==> flow/design.v <==
module ControlaOperacao(
	input logic ready,
	input logic reset,
	input logic [3:0] tecla,
	input logic [7:0] load,
	input logic [7:0] VAanterior, VBanterior, Vresult,
	output logic [7:0] valorA,
	output logic [7:0] valorB,
	output logic Cin,
	output logic we,
	output logic res,
	output logic [3:0] adress,
	output logic err,
	output logic en,
	output logic [7:0] store,
	output logic [3:0] estado
);
	typedef enum logic [3:0] {INICIAL, INICIAL_A, INICIAL_B, INICIAL_SOMA, INICIAL_SUB, RESULT_SOMA, RESULT_SUB, SOMA, SUBTRACAO, STORE_A, STORE_RES_SOMA, STORE_RES_SUB, LOAD_A, LOAD_SOMA, LOAD_SUB, ERRO} statetype;
	statetype state, nextstate;
	always_ff @(posedge ready, posedge reset)
		if (reset) state <= INICIAL;
		else state <= nextstate;
	always @(*)
	  	case (state)
			INICIAL: if (tecla == 10) nextstate = SOMA;
			else if (tecla == 11) nextstate = SUBTRACAO;
			else if (tecla == 12) nextstate = STORE_A;
			else if (tecla == 13) nextstate = LOAD_A;
			else if (tecla == 14) nextstate = INICIAL;
			else if (tecla == 15) nextstate = INICIAL;
			else nextstate = INICIAL_A;
			INICIAL_A: if (tecla == 10) nextstate = SOMA;
			else if (tecla == 11) nextstate = SUBTRACAO;
			else if (tecla == 12) nextstate = STORE_A;
			else if (tecla == 13) nextstate = LOAD_A;
			else if (tecla == 14) nextstate = INICIAL_B;
			else if (tecla == 15) nextstate = INICIAL;
			else nextstate = INICIAL_B;
			INICIAL_B: if (tecla == 10) nextstate = SOMA;
			else if (tecla == 11) nextstate = SUBTRACAO;
			else if (tecla == 12) nextstate = STORE_A;
			else if (tecla == 13) nextstate = LOAD_A;
			else if (tecla == 14) nextstate = INICIAL_SOMA;
			else if (tecla == 15) nextstate = INICIAL;
			else nextstate = INICIAL;
			INICIAL_SOMA: if (tecla == 10) nextstate = SOMA;
			else if (tecla == 11) nextstate = SUBTRACAO;
			else if (tecla == 12) nextstate = STORE_RES_SOMA;
			else if (tecla == 13) nextstate = LOAD_SOMA;
			else if (tecla == 14) nextstate = RESULT_SOMA;
			else if (tecla == 15) nextstate = INICIAL;
			else nextstate = INICIAL_SOMA;
			INICIAL_SUB: if (tecla == 10) nextstate = SOMA;
			else if (tecla == 11) nextstate = SUBTRACAO;
			else if (tecla == 12) nextstate = STORE_RES_SUB;
			else if (tecla == 13) nextstate = LOAD_SUB;
			else if (tecla == 14) nextstate = RESULT_SUB;
			else if (tecla == 15) nextstate = INICIAL;
			else nextstate = INICIAL_SUB;
			RESULT_SOMA: if (tecla == 12) nextstate = STORE_RES_SOMA;
			else nextstate = INICIAL;
			RESULT_SUB: if (tecla == 12) nextstate = STORE_RES_SUB;
			else nextstate = INICIAL;
			SOMA: if (tecla < 10) nextstate = INICIAL_SOMA;
			else if (tecla == 13) nextstate = LOAD_SOMA;
			else if (tecla == 15) nextstate = INICIAL;
			else nextstate = ERRO;
			SUBTRACAO: if (tecla < 10) nextstate = INICIAL_SUB;
			else if (tecla == 13) nextstate = LOAD_SUB;
			else if (tecla == 15) nextstate = INICIAL;
			else nextstate = ERRO;
			STORE_A: if (tecla < 10) nextstate = INICIAL_A;
			else if (tecla == 15) nextstate = INICIAL;
			else nextstate = ERRO;
			STORE_RES_SOMA: if (tecla < 10) nextstate = INICIAL;
			else if (tecla == 15) nextstate = INICIAL;
			else nextstate = ERRO;
			STORE_RES_SUB: if (tecla < 10) nextstate = INICIAL;
			else if (tecla == 15) nextstate = INICIAL;
			else nextstate = ERRO;
			LOAD_A: if (tecla < 10) nextstate = INICIAL_B;
			else if (tecla == 15) nextstate = INICIAL;
			else nextstate = ERRO;
			LOAD_SOMA: if (tecla < 10) nextstate = INICIAL_SOMA;
			else if (tecla == 15) nextstate = INICIAL;
			else nextstate = ERRO;
			LOAD_SUB: if (tecla < 10) nextstate = INICIAL_SUB;
			else if (tecla == 15) nextstate = INICIAL;
			else nextstate = ERRO;
			ERRO: nextstate = INICIAL;
			default: nextstate = INICIAL;
		endcase
	always_comb
				case (state)
				INICIAL:	begin 
								valorA = 0; 
								valorB = 0;
								Cin = 0;
								we = 0;
								res = 0;
								adress = 0;
								err = 0;
								en = 1;
								store = 0;
								estado = 4'b 0000;
							end	
				INICIAL_A:	begin 
								valorA = tecla; 
								valorB = 0;
								Cin = 0;
								we = 0;
								res = 0;
								adress = 0;
								err = 0;
								en = 1;
								store = 0;
								estado = 4'b 0001;
							end	
				INICIAL_B:	begin 
								valorA = VAanterior; 
								valorB = 0;
								Cin = 0;
								we = 0;
								res = 0;
								adress = 0;
								err = 0;
								en = 1;
								store = 0;
								estado = 4'b 0010;
							end	
				INICIAL_SOMA:	begin 
								if(tecla == 14) begin
									valorA = VAanterior; 
									valorB = VBanterior;
									Cin = 0;
									we = 0;
									res = 1;
									adress = 0;
									err = 0;
									en = 1;
									store = 0;
									estado = 4'b 0011;
								end
								else begin
								valorA = VAanterior; 
								valorB = VBanterior;
								Cin = 0;
								we = 0;
								res = 0;
								adress = 0;
								err = 0;
								en = 1;
								store = 0;
								estado = 4'b 0011;
								end
							end	
				INICIAL_SUB:	begin 
								if(tecla == 14) begin
									valorA = VAanterior; 
									valorB = VBanterior;
									Cin = 1;
									we = 0;
									res = 1;
									adress = 0;
									err = 0;
									en = 1;
									store = 0;
									estado = 4'b 0100;
								end
								else begin
								valorA = VAanterior; 
								valorB = VBanterior;
								Cin = 1;
								we = 0;
								res = 0;
								adress = 0;
								err = 0;
								en = 1;
								store = 0;
								estado = 4'b 0100;
								end
							end	
				RESULT_SOMA: begin
									valorA = VAanterior;
									valorB = VBanterior;
									Cin = 0;
									we = 0;
									res = 1;
									adress = 0;
									err = 0;
									en = 1;
									store = 0;
									estado = 4'b 0101;
								end
				RESULT_SUB: begin
									valorA = VAanterior;
									valorB = VBanterior;
									Cin = 1;
									we = 0;
									res = 1;
									adress = 0;
									err = 0;
									en = 1;
									store = 0;
									estado = 4'b 0110;
								end
				 SOMA: begin  
								valorA = VAanterior;
								if(tecla > 9) valorB = 0;
								else valorB = tecla;
								Cin = 0;
								we = 0;
								res = 0;
								adress = 0;
								err = 0;
								en = 1;
								store = 0;
								estado = 4'b 0111;
						end
				 SUBTRACAO:	begin  
									valorA = VAanterior;
									if(tecla > 9) valorB = 0;
									else valorB = tecla;
									Cin = 1;
									we = 0;
									res = 0;
									adress = 0;
									err = 0;
									en = 1;
									store = 0;
									estado = 4'b 1000;
								end	 
				 STORE_A: begin 
								valorA = VAanterior;
								valorB = VBanterior;
								Cin = 0;
								we = 1;
								res = 0;
								adress = tecla;
								err = 0;
								en = 0;
								store = valorA;
								estado = 4'b 1001;
							end	
				STORE_RES_SOMA: begin 
								valorA = VAanterior;
								valorB = VBanterior;
								Cin = 0;
								we = 1;
								res = 1;
								adress = tecla;
								err = 0;
								en = 0;
								store = Vresult;
								estado = 4'b 1010;
							end
				STORE_RES_SUB: begin 
								valorA = VAanterior;
								valorB = VBanterior;
								Cin = 1;
								we = 1;
								res = 1;
								adress = tecla;
								err = 0;
								en = 0;
								store = Vresult;
								estado = 4'b 1011;
							end
				LOAD_A: begin 
								valorA = load; 
								valorB = VBanterior;
								Cin = 0;
								we = 0;
								res = 0;
								adress = tecla;
								err = 0;
								en = 1;
								store = 0;
								estado = 4'b 1100;
						end
				LOAD_SOMA: begin 
								valorA = VAanterior;
								valorB = load;
								Cin = 0;
								we = 0;
								res = 0;
								adress = tecla;
								err = 0;
								en = 1;
								store = 0;
								estado = 4'b 1101;
						end	
				LOAD_SUB: begin 
								valorA = VAanterior;
								valorB = load;
								Cin = 1;
								we = 0;
								res = 0;
								adress = tecla;
								err = 0;
								en = 1;
								store = 0;
								estado = 4'b 1110;
						end	
				ERRO: begin
							valorA = 0;
							valorB = 0;
							Cin = 0;
							we = 0;
							res = 1;
							adress = 0;
							err = 1;
							en = 1;
							store = 0;
							estado = 4'b 1111;
						end
				default: begin
								valorA = 0;
								valorB = 0;
								Cin = 0;
								we = 0;
								res = 0;
								adress = 0;
								err = 0;
								en = 0;
								store = 0;
								estado = 4'b 0000;
							end
			endcase
endmodule
Reports on ControlaOperacao
Tool output for the design above, in the order of the flow.
Lines are those of the file above, counted from 1.
Operators: Yosys type, input widths -> output width; for muxes data width and select width s.
Cell names lack the library's common part.
Not given: n/a
- design top: ControlaOperacao
- clock port: ready
- cell library: sky130hd
- corner: tt_025C_1v80

Word level
Source: Yosys, flattened and elaborated, memories not mapped. Widths are those after wreduce; folded enables and synchronous resets count as part of the registers. Registers that Yosys merges into a memory's read port (data or address) are not register bits. Print and check cells do not count. Equal cells are merged and count once.
- noted output and inout bits: 37
- noted cells after elaboration: 96
- noted register bits after elaboration: 4
- muxes and demuxes: 54
- noted reduce/logical cells: 18
- magnitude comparators at 2
- equal/unequal tests at 21
- operator list (operator ; count):
    $mux 4 ; 33
    $pmux 4 s16 ; 1
    $pmux 8 s4 ; 2
    $pmux 4 s15 ; 1
    $eq 4x4->1 const B ; 14
    $pmux 8 s3 ; 1
    $eq 4x3->1 const B ; 4
    $reduce_or 15->1 ; 1
    $reduce_or 13->1 ; 1
    $reduce_or 12->1 ; 1
    $reduce_or 11->1 ; 1
    $reduce_or 10->1 ; 1
    $reduce_or 2->1 ; 5
    $reduce_or 5->1 ; 2
    $reduce_or 9->1 ; 1
    $mux 3 ; 3
    $eq 4x2->1 const B ; 2
    $reduce_or 8->1 ; 1
    $pmux 4 s2 ; 1
    $pmux 1 s2 ; 4
    $mux 2 ; 4
    $reduce_or 6->1 ; 1
    $eq 4x1->1 const B ; 1
    $gt 4x4->1 const B ; 1
    $lt 4x4->1 const B ; 1
    $logic_not 4->1 ; 1
    $reduce_or 4->1 ; 1
    $reduce_or 3->1 ; 1
Not listed: further kinds 2, cells in them 4.

Depth
Yosys ltp: most cells in a row. Word level: on the elaborated netlist, between registers, memories and ports. Mapped: between sequential cells and ports; inverters and the memories' decode and read muxes count.
- word-level depth: 8
- noted ABC_AREA: 0
- noted mapped depth: 5

Synthesis result
Source: synth_stat.txt of the flow (Yosys; design flattened, memories mapped). It holds for the ABC_AREA given above (unset counts as 0); a run with the other value may have another netlist.
- noted flip-flops: 16
- chip area (Yosys) at 0.0012262 mm²
- noted standard cells after synthesis: 149
- buffer cells at 8
- cell types (cell type ; count ; area in all (µm²)):
    dfrtp_1 ; 15 ; 375.36
    a22o_1 ; 20 ; 175.168
    nor2_1 ; 26 ; 97.594
    nand2_1 ; 14 ; 52.55
    and2_1 ; 6 ; 37.536
    a21o_1 ; 4 ; 30.029
    a22oi_1 ; 4 ; 30.029
    nand3_1 ; 6 ; 30.029
    clkbuf_1 ; 7 ; 26.275
    dfstp_2 ; 1 ; 26.275
    nand2b_1 ; 4 ; 25.024
    nand4_2 ; 2 ; 25.024
    nor3_1 ; 5 ; 25.024
    nor4_2 ; 2 ; 25.024
    o21ai_1 ; 5 ; 25.024
    nor4_4 ; 1 ; 21.27
    nand4_1 ; 3 ; 18.768
    o21ai_0 ; 3 ; 15.014
Not listed: further types 19, cells in them 21.

Timing after synthesis
Source: OpenSTA report_checks on the synthesized netlist (no wires, ideal clock, input and output delay 20% of the period each), path of least setup slack; recovery checks are left aside. Register names are those of the netlist, which keeps one name where synthesis merged equal registers.
- path type: flip-flop to output port
- start point: register state
- end point: output port store[0]
- noted launch time at the first pin: 0.000 ns
- path buffers: 1
- noted path delay: 1.440 ns
- output delay: 0.564 ns
- noted driving pins on the path: 6
- noted clock period: 2.82 ns
- arrival at 1.440 ns
- slack at 0.816 ns
- noted period reached after synthesis: 2.004 ns
"path delay" is the arrival time less input delay plus setup time.
A path that ends at an output port has no setup time.
"driving pins on the path" counts driving pins, that of a launching flip-flop among them; a cell with two outputs on the path counts twice.
"period reached after synthesis" = period - worst setup slack (recovery checks aside). The figure is calculated, with input and output delays left at 20% of the set period.
Where an end lacks its bit number, it is one bit of the signal, or one of the new flip-flops if synthesis recoded a state register.
- cell sequence: dfrtp_1 -> buf_6 -> nor4_4 -> nand4_2 -> nor2_4 -> a22o_1
- RTL lines, path after synthesis (item ; line ; RTL):
    start: declaration ; 19 ; statetype state, nextstate;
    start: assignment ; 21 ; if (reset) state <= INICIAL;
    start: assignment ; 22 ; else state <= nextstate;
    end: declaration ; 15 ; output logic [7:0] store,
No chain of elaborated cells between the ends is given.

2 stored runs of ControlaOperacao in the flow (synthesis by Yosys, layout by OpenROAD, sky130hd cells), in arbitrary order. Constraints: input delay and output delay 20% of the set period each, output load 0.01 pF.

Job 1

==> flow/run.sh <==
#!/bin/bash
# the make line also repeats the synthesis and layout settings of config.mk as NAME=value (left out here)
make -C /OpenROAD-flow-scripts/flow DESIGN_CONFIG=/design/flow/config.mk WORK_HOME=/design/flow/orfs CLKGATE_MAP_FILE= finish
==> flow/config.mk <==
export PLATFORM = sky130hd
export DESIGN_NAME = ControlaOperacao
export DESIGN_NICKNAME = ControlaOperacao
export VERILOG_FILES = /design/flow/design.v
export SDC_FILE = /design/flow/constraint.sdc
export NUM_CORES = 4
export LEC_CHECK = 0
export CAP_MARGIN = 20
export CELL_PAD_IN_SITES_DETAIL_PLACEMENT = 2
export CORE_ASPECT_RATIO = 1.81
export CORE_MARGIN = 2
export CORE_UTILIZATION = 64
export CTS_CLUSTER_SIZE = 25
export GPL_ROUTABILITY_DRIVEN = 0
export PLACE_DENSITY_LB_ADDON = 0.27
export SLEW_MARGIN = 20
export TNS_END_PERCENT = 85
==> flow/constraint.sdc <==
create_clock -name core_clock -period 1.84 [get_ports {ready}]
set_input_delay 0.3680 -clock core_clock [delete_from_list [all_inputs] [get_ports {ready}]]
set_output_delay 0.3680 -clock core_clock [all_outputs]
set_load 0.01 [all_outputs]

Job 1: no results, placement failed with FLW-0024.

Job 2

==> flow/run.sh <==
#!/bin/bash
# the make line also repeats the synthesis and layout settings of config.mk as NAME=value (left out here)
make -C /OpenROAD-flow-scripts/flow DESIGN_CONFIG=/design/flow/config.mk WORK_HOME=/design/flow/orfs CLKGATE_MAP_FILE= finish
==> flow/config.mk <==
export PLATFORM = sky130hd
export DESIGN_NAME = ControlaOperacao
export DESIGN_NICKNAME = ControlaOperacao
export VERILOG_FILES = /design/flow/design.v
export SDC_FILE = /design/flow/constraint.sdc
export NUM_CORES = 4
export LEC_CHECK = 0
export CAP_MARGIN = 20
export CORE_MARGIN = 2
export CORE_UTILIZATION = 40
export SLEW_MARGIN = 20
==> flow/constraint.sdc <==
create_clock -name core_clock -period 1.15 [get_ports {ready}]
set_input_delay 0.2300 -clock core_clock [delete_from_list [all_inputs] [get_ports {ready}]]
set_output_delay 0.2300 -clock core_clock [all_outputs]
set_load 0.01 [all_outputs]

Job 2: no results, routing failed with DPL-0038.
